==> flow/design.v <==
module tbreference  #(
    parameter TIMEOUT_LIMIT                 = 100,  
    parameter INITIAL_COARSE_STEP_COUNT     = 10,   
    parameter INITIAL_FINETUNING_DUTY_CYCLE = 3,    
    parameter INITIAL_FINETUNING_PERIODE    = 10,   
    parameter SW_TIMEOUT                    = 3,    
    parameter SLEEP_TIMEOUT                 = 100   
)(
    input  logic       clk,   
    input  logic       rst,   
    output  logic       slp,   
    input  logic       mode,  
    input  logic       cmp_async,  
    output logic       rst_meta,
    output logic       reset,
    output logic       slp_meta,
    output logic       sleep,
    output logic       mode_meta,
    output logic       operation,
    output logic       cmp_meta,       
    output logic       cmp_sync, 
    output logic       cmp_rising, 
    output logic       cmp_falling,  
    output logic [7:0] cmp_rising_counter,
    output logic [7:0] cmp_switching_counter,
    output logic       swbrn1,
    output logic       swbrn2,
    output logic       swbrn3,
    output logic       swbgr1,
    output logic       swbgr2,
    output logic       swcap1,
    output logic       swcap2,
    output logic       swcap3,
    output logic       swdrn1,
    output logic       swdrn2,
    output logic       swdrn3,
    output logic [4:0] switch_counter,    
    output logic [7:0] timeout_counter, 
    output logic [3:0] coarse_step_counter,
    output logic [7:0] coarse_step1,  
    output logic [6:0] coarse_step2,  
    output logic [7:0] finetuning_duty_cycle,  
    output logic [7:0] finetuning_periode,     
    output logic [7:0] finetuning_counter, 
    output logic       finetuning_signal,
    output logic [3:0] saved_coarse_step_counter,
    output logic [7:0] saved_finetuning_duty_cycle,
    output logic [7:0] saved_finetuning_periode,
    output logic       stepping_up,
    output logic       correct_output_found,
    output logic [7:0] correct_output_counter,
    output logic [7:0] sleep_counter
);
    typedef enum logic [1:0] {
        BRANCH_1 = 2'd0,
        BRANCH_2 = 2'd1,
        BRANCH_3 = 2'd2
    } selected_branch_t;
    selected_branch_t selected_branch;
    typedef enum logic [2:0] {
        SW_IDLE,
        SW_CAP_OFF,
        SW_BR_OFF,
        SW_BR_ON,
        SW_CAP_ON
    } switch_state_t;
    switch_state_t    switch_state;   
    selected_branch_t target_branch;  
    selected_branch_t active_branch;  
    always_ff @(posedge clk or posedge rst) begin
        if (rst) begin
            rst_meta <= 1'b1;
            reset    <= 1'b1;
        end else begin
            rst_meta <= 1'b0;
            reset    <= rst_meta;
        end
    end
    always_ff @(posedge clk) begin
        slp_meta <= slp;
        sleep    <= slp_meta;
    end
    always_ff @(posedge clk) begin
        mode_meta <= mode;
        operation <= mode_meta;  
    end
    always_ff @(posedge clk) begin
        cmp_meta <= cmp_async;
        cmp_sync <= cmp_meta;
        cmp_rising  <=  cmp_meta & ~cmp_sync;
        cmp_falling <= ~cmp_meta &  cmp_sync;
    end
    always_ff @(posedge clk) begin
        if (reset || sleep) begin
            finetuning_counter <= 0;
            finetuning_signal  <= 0;
        end else if (finetuning_counter >= finetuning_periode - 1) begin
            finetuning_counter <= 0;
            finetuning_signal  <= (0 < finetuning_duty_cycle);  
        end else begin
            finetuning_counter <= finetuning_counter + 1;
            finetuning_signal  <= ((finetuning_counter + 1) < finetuning_duty_cycle);
        end
    end
    always_ff @(posedge clk) begin
        if (correct_output_counter > 2 ) begin
            slp <= 1;
            if (sleep_counter >= SLEEP_TIMEOUT - 1) begin
                sleep_counter <= 0;
                correct_output_counter <= 0;
            end else begin
                sleep_counter <= sleep_counter + 1;
            end
        end else if (correct_output_counter == 2 && (selected_branch == BRANCH_1)) begin
            correct_output_found <= 1;
        end else if (correct_output_counter == 2 && (selected_branch == BRANCH_2)) begin
            correct_output_found <= 0;
        end else begin
            slp <= 0;
        end
    end
    always_ff @(posedge clk) begin
        if (reset) begin
            timeout_counter <= 0;
            selected_branch <= BRANCH_1;
            stepping_up <= 1;
            correct_output_counter <= 0;
            correct_output_found <= 0;
            swbgr1 <= 0;
            swbgr2 <= 0;
            cmp_rising_counter <= 0;
            cmp_switching_counter <= 0;
            saved_coarse_step_counter   <= INITIAL_COARSE_STEP_COUNT;
            saved_finetuning_duty_cycle <= INITIAL_FINETUNING_DUTY_CYCLE;
            saved_finetuning_periode    <= INITIAL_FINETUNING_PERIODE;
            coarse_step_counter   <= INITIAL_COARSE_STEP_COUNT;
            finetuning_duty_cycle <= INITIAL_FINETUNING_DUTY_CYCLE;
            finetuning_periode    <= INITIAL_FINETUNING_PERIODE;
        end 
        else if (sleep) begin
            timeout_counter <= 0;
            selected_branch <= BRANCH_1;
            stepping_up <= 1;
            correct_output_found <= 0;
            swbgr1 <= 0;
            swbgr2 <= 0;
            cmp_rising_counter <= 0;
            cmp_switching_counter <= 0;
            coarse_step_counter   <= saved_coarse_step_counter;
            finetuning_duty_cycle <= saved_finetuning_duty_cycle;
            finetuning_periode    <= saved_finetuning_periode;  
        end
        else begin
            swbgr1 <= operation;
            swbgr2 <= operation;
            if ((cmp_rising) && (selected_branch == BRANCH_2)) begin
                timeout_counter <= 0;
                cmp_rising_counter <= cmp_rising_counter + 1;
                if (cmp_rising_counter > 3) begin
                    cmp_rising_counter    <= 0;
                    cmp_switching_counter <= 0;
                    selected_branch       <= BRANCH_3;
                    saved_coarse_step_counter   <= coarse_step_counter;
                    saved_finetuning_duty_cycle <= finetuning_duty_cycle;
                    saved_finetuning_periode    <= finetuning_periode;
                end
            end
            else if ((cmp_switching_counter > 4) && (selected_branch == BRANCH_2)) begin
                timeout_counter <= 0;
                cmp_switching_counter <= 0;
                selected_branch <= BRANCH_3;
                saved_coarse_step_counter   <= coarse_step_counter;
                saved_finetuning_duty_cycle <= finetuning_duty_cycle;
                saved_finetuning_periode    <= finetuning_periode;
            end 
            else if (timeout_counter >= TIMEOUT_LIMIT - 1) begin  
                timeout_counter <= 0;
                cmp_rising_counter <= 0;
                case (selected_branch)
                    BRANCH_1: begin
                        selected_branch <= BRANCH_2;
                    end
                    BRANCH_2: begin
                        selected_branch <= BRANCH_1;
                        if (!cmp_sync) begin
                            if (!stepping_up) begin
                                cmp_switching_counter <= cmp_switching_counter + 1;
                            end
                            stepping_up <= 1;
                            if (finetuning_duty_cycle < finetuning_periode - 1) begin
                                finetuning_duty_cycle <= finetuning_duty_cycle + 1;
                            end 
                            else begin
                                finetuning_duty_cycle <= 1;
                                coarse_step_counter   <= coarse_step_counter + 1;
                            end 
                            correct_output_counter <= 0;
                        end
                        else begin
                            if (stepping_up) begin
                                cmp_switching_counter <= cmp_switching_counter + 1;
                            end
                            stepping_up <= 0;
                            if (finetuning_duty_cycle > 1 ) begin
                                finetuning_duty_cycle <= finetuning_duty_cycle - 1;
                            end 
                            else begin
                                finetuning_duty_cycle <= finetuning_periode - 1;
                                coarse_step_counter   <= coarse_step_counter - 1;
                            end
                            correct_output_counter <= 0;
                        end
                    end
                    BRANCH_3: begin
                        selected_branch <= BRANCH_1;
                        correct_output_counter <= correct_output_counter + 1;
                    end
                    default: ;
                endcase
            end
            else begin
                timeout_counter <= timeout_counter + 1;
            end  
        end
    end
    always_ff @(posedge clk) begin
        if (reset || sleep) begin
            coarse_step1 <= 8'b0000_0000;
            coarse_step2 <= 7'b000_0000;
        end else begin
            case (coarse_step_counter)
                1:  begin 
                        coarse_step1 <= 8'b0000_0001; 
                        coarse_step2 <= 7'b000_0000; 
                    end
                2:  begin 
                        coarse_step1 <= 8'b0000_0011; 
                        coarse_step2 <= 7'b000_0000; 
                    end
                3:  begin 
                        coarse_step1 <= 8'b0000_0111; 
                        coarse_step2 <= 7'b000_0000; 
                    end
                4:  begin 
                        coarse_step1 <= 8'b0000_1111; 
                        coarse_step2 <= 7'b000_0000; 
                    end
                5:  begin 
                        coarse_step1 <= 8'b0001_1111; 
                        coarse_step2 <= 7'b000_0000; 
                    end
                6:  begin 
                        coarse_step1 <= 8'b0011_1111; 
                        coarse_step2 <= 7'b000_0000; 
                    end
                7:  begin 
                        coarse_step1 <= 8'b0111_1111; 
                        coarse_step2 <= 7'b000_0000; 
                    end
                8:  begin 
                        coarse_step1 <= 8'b1111_1111; 
                        coarse_step2 <= 7'b000_0000; 
                    end
                9:  begin 
                        coarse_step1 <= 8'b1111_1111; 
                        coarse_step2 <= 7'b000_0001; 
                    end
                10: begin 
                        coarse_step1 <= 8'b1111_1111; 
                        coarse_step2 <= 7'b000_0011; 
                    end
                11: begin 
                        coarse_step1 <= 8'b1111_1111; 
                        coarse_step2 <= 7'b000_0111; 
                    end
                12: begin 
                        coarse_step1 <= 8'b1111_1111; 
                        coarse_step2 <= 7'b000_1111; 
                    end
                13: begin 
                        coarse_step1 <= 8'b1111_1111; 
                        coarse_step2 <= 7'b001_1111; 
                    end
                14: begin 
                        coarse_step1 <= 8'b1111_1111; 
                        coarse_step2 <= 7'b011_1111; 
                    end
                15: begin 
                        coarse_step1 <= 8'b1111_1111; 
                        coarse_step2 <= 7'b111_1111; 
                    end
                default: begin 
                        coarse_step1 <= '0; 
                        coarse_step2 <= '0; 
                    end
            endcase
        end
    end
    always_ff @(posedge clk) begin
        if (reset) begin
            switch_state   <= SW_IDLE;
            active_branch  <= BRANCH_1;
            target_branch  <= BRANCH_1;
            switch_counter <= 0;
            swbrn1 <= 1'b1;
            swcap1 <= 1'b1;
            swbrn2 <= 1'b0;
            swcap2 <= 1'b0; 
            swbrn3 <= 1'b0;
            swcap3 <= 1'b0;
        end 
        else if (sleep) begin
            switch_state   <= SW_IDLE;
            active_branch  <= BRANCH_1;
            target_branch  <= BRANCH_1;
            switch_counter <= 0;
            swbrn1 <= 1'b0;
            swcap1 <= 1'b0;
            swbrn2 <= 1'b0;
            swcap2 <= 1'b0;
            swbrn3 <= 1'b0;
            swcap3 <= 1'b0;
        end
        else begin
            if (selected_branch != target_branch) begin
                target_branch <= selected_branch;
            end
            case (switch_state)
                SW_IDLE: begin
                        if (target_branch != active_branch) begin
                            switch_state   <= SW_CAP_OFF;
                            switch_counter <= 0;
                        end
                end
                SW_CAP_OFF: begin
                        case (active_branch)
                            BRANCH_1: swcap1 <= 1'b0;
                            BRANCH_2: swcap2 <= 1'b0;
                            BRANCH_3: swcap3 <= 1'b0;
                            default: ;
                        endcase
                        if (switch_counter >= SW_TIMEOUT - 1) begin
                            switch_state   <= SW_BR_OFF;
                            switch_counter <= 0;
                        end else begin
                            switch_counter <= switch_counter + 1;
                        end
                end
                SW_BR_OFF: begin
                        case (active_branch)
                            BRANCH_1: swbrn1 <= 1'b0;
                            BRANCH_2: swbrn2 <= 1'b0;
                            BRANCH_3: swbrn3 <= 1'b0;
                            default: ;
                        endcase
                        if (switch_counter >= SW_TIMEOUT - 1) begin
                            switch_state   <= SW_BR_ON;
                            switch_counter <= 0;
                        end else begin
                            switch_counter <= switch_counter + 1;
                        end
                end
                SW_BR_ON: begin
                        case (target_branch)
                            BRANCH_1: swbrn1 <= 1'b1;
                            BRANCH_2: swbrn2 <= 1'b1;
                            BRANCH_3: swbrn3 <= 1'b1;
                            default: ;
                        endcase
                        if (switch_counter >= SW_TIMEOUT - 1) begin
                            switch_state   <= SW_CAP_ON;
                            switch_counter <= 0;
                        end else begin
                            switch_counter <= switch_counter + 1;
                        end
                end
                SW_CAP_ON: begin
                        case (target_branch)
                            BRANCH_1: swcap1 <= 1'b1;
                            BRANCH_2: swcap2 <= 1'b1;
                            BRANCH_3: swcap3 <= 1'b1;
                            default: ;
                        endcase
                        if (switch_counter >= SW_TIMEOUT - 1) begin
                            active_branch  <= target_branch;   
                            switch_state   <= SW_IDLE;
                            switch_counter <= 0;
                        end else begin
                            switch_counter <= switch_counter + 1;
                        end
                end
                default: switch_state <= SW_IDLE;
            endcase
        end
    end
endmodule
# Reports on tbreference
# Tool output for the design above, in the order of the flow.
# Line numbers count from 1 in the design file above.
# Operators carry their Yosys type and port widths (W data, S select, Z words).
# Cell names lack the library's common part.
# The mark - stands for no value.
# setup
top_module,tbreference
clk_port,clk
lib,sky130hd
pvt_corner,tt_025C_1v80

# Word-level counts
# Counts by Yosys on the flattened word-level netlist (proc, flatten, opt, wreduce; memories kept). Register bits leave out memories and registers merged into their read ports (data or address). Print and check cells are left out.
# Memory sizes are those after Yosys's memory passes, which may raise the word count (mostly to a power of two), join words into wider ones and drop unused or constant bits.
# bits
register_bits,95
mem_bits_ro,240
clocked_rd_ports_x_width,15
n_memories,1
# mem_list
name,words,width,rd,wr,line,rtl
(name not given),16,15,1,0,231,case (coarse_step_counter)
# classes
muxes,63
add_sub_neg,9
eq_ne,35
n_logic,6
n_reduce_logical,35
cmp,9
# ops
op,n
$mux W8,25
$mux W4,10
$add A8 B1 Y8 const B,4
$ne A2 B2 Y1 const B,14
$reduce_and A3 Y1,7
$pmux W3 S5,1
$mux W3,5
$ne A2 B1 Y1 const B,7
$reduce_bool A3 Y1,4
$pmux W1 S2,6
$reduce_and A5 Y1,2
$pmux W5 S2,1
$mux W5,2
$add A8 B1 Y9 const B,1
$lt A9 B8 Y1,1
$lt A1 B8 Y1 const A,1
$reduce_and A2 Y1,4
$reduce_bool A2 Y1,4
$reduce_or A4 Y1,2
$sub A8 B1 Y8 const B,1
$gt A8 B1 Y1 const B,1
$gt A8 B2 Y1 const B,1
$gt A8 B3 Y1 const B,1
$ge A8 B4 Y1 const B,1
$lt A8 B4 Y1 const B,1
$ge A8 B7 Y1 const B,1
$mux W2,4
$mux W1,8
# Not listed: further kinds 23, cells in them 37.

# Depth
# Yosys ltp: most cells in a row. Word level: on the elaborated netlist, between registers, memories and ports. Mapped: between sequential cells and ports; inverters and the memories' decode and read muxes count.
# depth
ltp_word,7
ABC_AREA,0
depth_mapped,9
ltp_nobuf,9

# Netlist
# The flow's flattened synthesis, as Yosys stat reports it; memories are mapped. The netlist is that of the ABC_AREA named above (0 if unset); the other value can give another one.
# types
cell_type,n,area_total_um2
dfxtp_1,102,2.04E+03
buf_4,40,300.288
ha_1,23,287.776
nor2_1,56,210.202
a21oi_1,36,180.173
xnor2_1,15,131.376
nand2_1,31,116.362
inv_1,27,101.347
nor2b_1,13,81.328
mux2i_1,8,80.077
nand3_1,15,75.072
clkbuf_1,19,71.318
nor3_1,14,70.067
a21o_1,9,67.565
a31oi_1,10,62.56
o21ai_0,12,60.058
dfstp_2,2,52.55
nand4_1,8,50.048
# Other cell types: 41; their cells: 87.
# synth_totals
yosys_area_um2,4735.8
flip_flops,104
n_buf,60
cell_count,527

# Timing after synthesis
# OpenSTA on the mapped netlist: ideal clock, no wires. The path of least setup slack (recovery checks aside). Input and output delay are each 20% of the period. Register names are those of the netlist, which keeps one name where synthesis merged equal registers.
# synth_path
path_kind,flip-flop to flip-flop
startpoint,register timeout_counter[0]
endpoint,register (name not given)
slack_ns,1.740
path_stages,7
path_delay_ns,2.350
arrival_ns,2.218
tclk_ns,4.09
launch_ns,0.000
setup_ns,0.132
n_path_buf,0
synth_period_reached_ns,2.35
# "path_delay_ns" = arrival - input delay + setup time.
# "path_stages": output pins that drive a net of the path, with the launching flip-flop's if there is one; two outputs of one cell count as two.
# "synth_period_reached_ns" = period - worst setup slack (recovery checks aside). The figure is calculated, with input and output delays left at 20% of the set period.
# The rows between start and end are the longest chain of elaborated cells between them; the timing report does not say that the signal goes this way. Where chains are equally long, one stands for them.
# A line is the first line of the expression or statement that the cell stems from. Yosys adds cells for indexed reads and writes and turns some case tables into memories.
# At most two assigning lines are given for a register; there are more.
# synth_between
cell_sequence,dfxtp_1 ha_1 or4_1 a31oi_1 nor2_1 xnor2_1 or3_2
elab_chain_len,4
cells_between,5
# synth_lines
element,line,rtl
from (decl),38,"output logic [7:0] timeout_counter,"
from (assign),124,timeout_counter <= 0;
from (assign),222,timeout_counter <= timeout_counter + 1;
$ge A8 B7 Y1,176,else if (timeout_counter >= TIMEOUT_LIMIT - 1) begin
$mux W8,176,
$mux W8,168,else if ((cmp_switching_counter > 4) && (selected_branch == BRANCH_2)) begin
$mux W8,156,if ((cmp_rising) && (selected_branch == BRANCH_2)) begin
to (assign),150,
to (assign),191,
to (decl),42,

# Worst path after layout
# From the final timing report of record 1: the path of least setup slack in the routed layout; clock arrival at registers is part of the times.
# layout_path
path_kind,flip-flop to output port
startpoint,register cmp_sync
endpoint,output port cmp_sync
launch_ns,0.36
path_stages,2
arrival_ns,1.76
tclk_ns,4.54
n_path_buf,1
output_delay_ns,0.91
slack_ns,1.87
# layout_between
cell_sequence,dfxtp_1 clkdlybuf4s50_1
elab_chain_len,0
cells_between,0
# layout_lines
element,line,rtl
from (decl),21,"output logic       cmp_sync,"
from (assign),89,cmp_sync <= cmp_meta;
to (decl),21,

FLOW RESULTS
============

Stored flow runs of tbreference (2 of them; Yosys, OpenROAD, sky130hd). They differ in their settings and are not a sequence. Constraints: input delay and output delay 20% of the set period each, output load 0.01 pF.
"period_less_ws_ns" = clock period - worst setup slack. The figure is calculated, with input and output delays left at 20% of the set period.
"critical_path_time_ns" = time allowed to the worst setup path (clock period - input delay - output delay, where it has them) - its slack; a late launch clock adds to it, a late capture clock takes from it.
"power.total_mw" rests on the timing tool's default activity at the inputs, not on a simulated workload.

Record 1, flow files:
==> flow/run.sh <==
#!/bin/bash
# the make line also repeats the synthesis and layout settings of config.mk as NAME=value (left out here)
make -C /OpenROAD-flow-scripts/flow DESIGN_CONFIG=/design/flow/config.mk WORK_HOME=/design/flow/orfs CLKGATE_MAP_FILE= finish
==> flow/config.mk <==
export PLATFORM = sky130hd
export DESIGN_NAME = tbreference
export DESIGN_NICKNAME = tbreference
export VERILOG_FILES = /design/flow/design.v
export SDC_FILE = /design/flow/constraint.sdc
export NUM_CORES = 4
export LEC_CHECK = 0
export CAP_MARGIN = 20
export CELL_PAD_IN_SITES_GLOBAL_PLACEMENT = 0
export CORE_MARGIN = 9
export CORE_UTILIZATION = 61
export HOLD_SLACK_MARGIN = 0.26
export PLACE_DENSITY_LB_ADDON = 0.12
export SLEW_MARGIN = 20
export TNS_END_PERCENT = 90
==> flow/constraint.sdc <==
create_clock -name core_clock -period 4.54 [get_ports {clk}]
set_input_delay 0.9080 -clock core_clock [delete_from_list [all_inputs] [get_ports {clk}]]
set_output_delay 0.9080 -clock core_clock [all_outputs]
set_load 0.01 [all_outputs]

==> results of record 1, as CSV <==
result,value
setup_tns_ns,0.000
power.total_mw,1.754
post_route_stdcell_area_um2,5819.3
period_less_ws_ns,2.667
final_setup_ws_ns,1.873
fin_util_frac,0.786
final_die_area_um2,11259.3
critical_path_time_ns,1.76
critical_path_type,"flip-flop to output port"
timing.hold.ws_ns,0.358
synthesis_area_um2,4735.8

Record 2, flow files:
==> flow/run.sh <==
#!/bin/bash
# the make line also repeats the synthesis and layout settings of config.mk as NAME=value (left out here)
make -C /OpenROAD-flow-scripts/flow DESIGN_CONFIG=/design/flow/config.mk WORK_HOME=/design/flow/orfs CLKGATE_MAP_FILE= finish
==> flow/config.mk <==
export PLATFORM = sky130hd
export DESIGN_NAME = tbreference
export DESIGN_NICKNAME = tbreference
export VERILOG_FILES = /design/flow/design.v
export SDC_FILE = /design/flow/constraint.sdc
export NUM_CORES = 4
export LEC_CHECK = 0
export ABC_AREA = 0
export CAP_MARGIN = 20
export CELL_PAD_IN_SITES_DETAIL_PLACEMENT = 0
export CORE_ASPECT_RATIO = 1.15
export CORE_MARGIN = 2
export CORE_UTILIZATION = 47
export GPL_ROUTABILITY_DRIVEN = 1
export GPL_TIMING_DRIVEN = 0
export HOLD_SLACK_MARGIN = 0.18
export PLACE_DENSITY = 0.68
export SLEW_MARGIN = 40
==> flow/constraint.sdc <==
create_clock -name core_clock -period 1.87 [get_ports {clk}]
set_input_delay 0.3740 -clock core_clock [delete_from_list [all_inputs] [get_ports {clk}]]
set_output_delay 0.3740 -clock core_clock [all_outputs]
set_load 0.01 [all_outputs]

==> results of record 2, as CSV <==
result,value
final_die_area_um2,10897.1
post_route_stdcell_area_um2,7064.3
synthesis_area_um2,4735.8
timing.hold.ws_ns,0.360
period_less_ws_ns,2.163
final_setup_ws_ns,-0.293
power.total_mw,5.003
setup_tns_ns,-2.524
critical_path_time_ns,2.16
critical_path_type,"flip-flop to flip-flop"
fin_util_frac,0.717
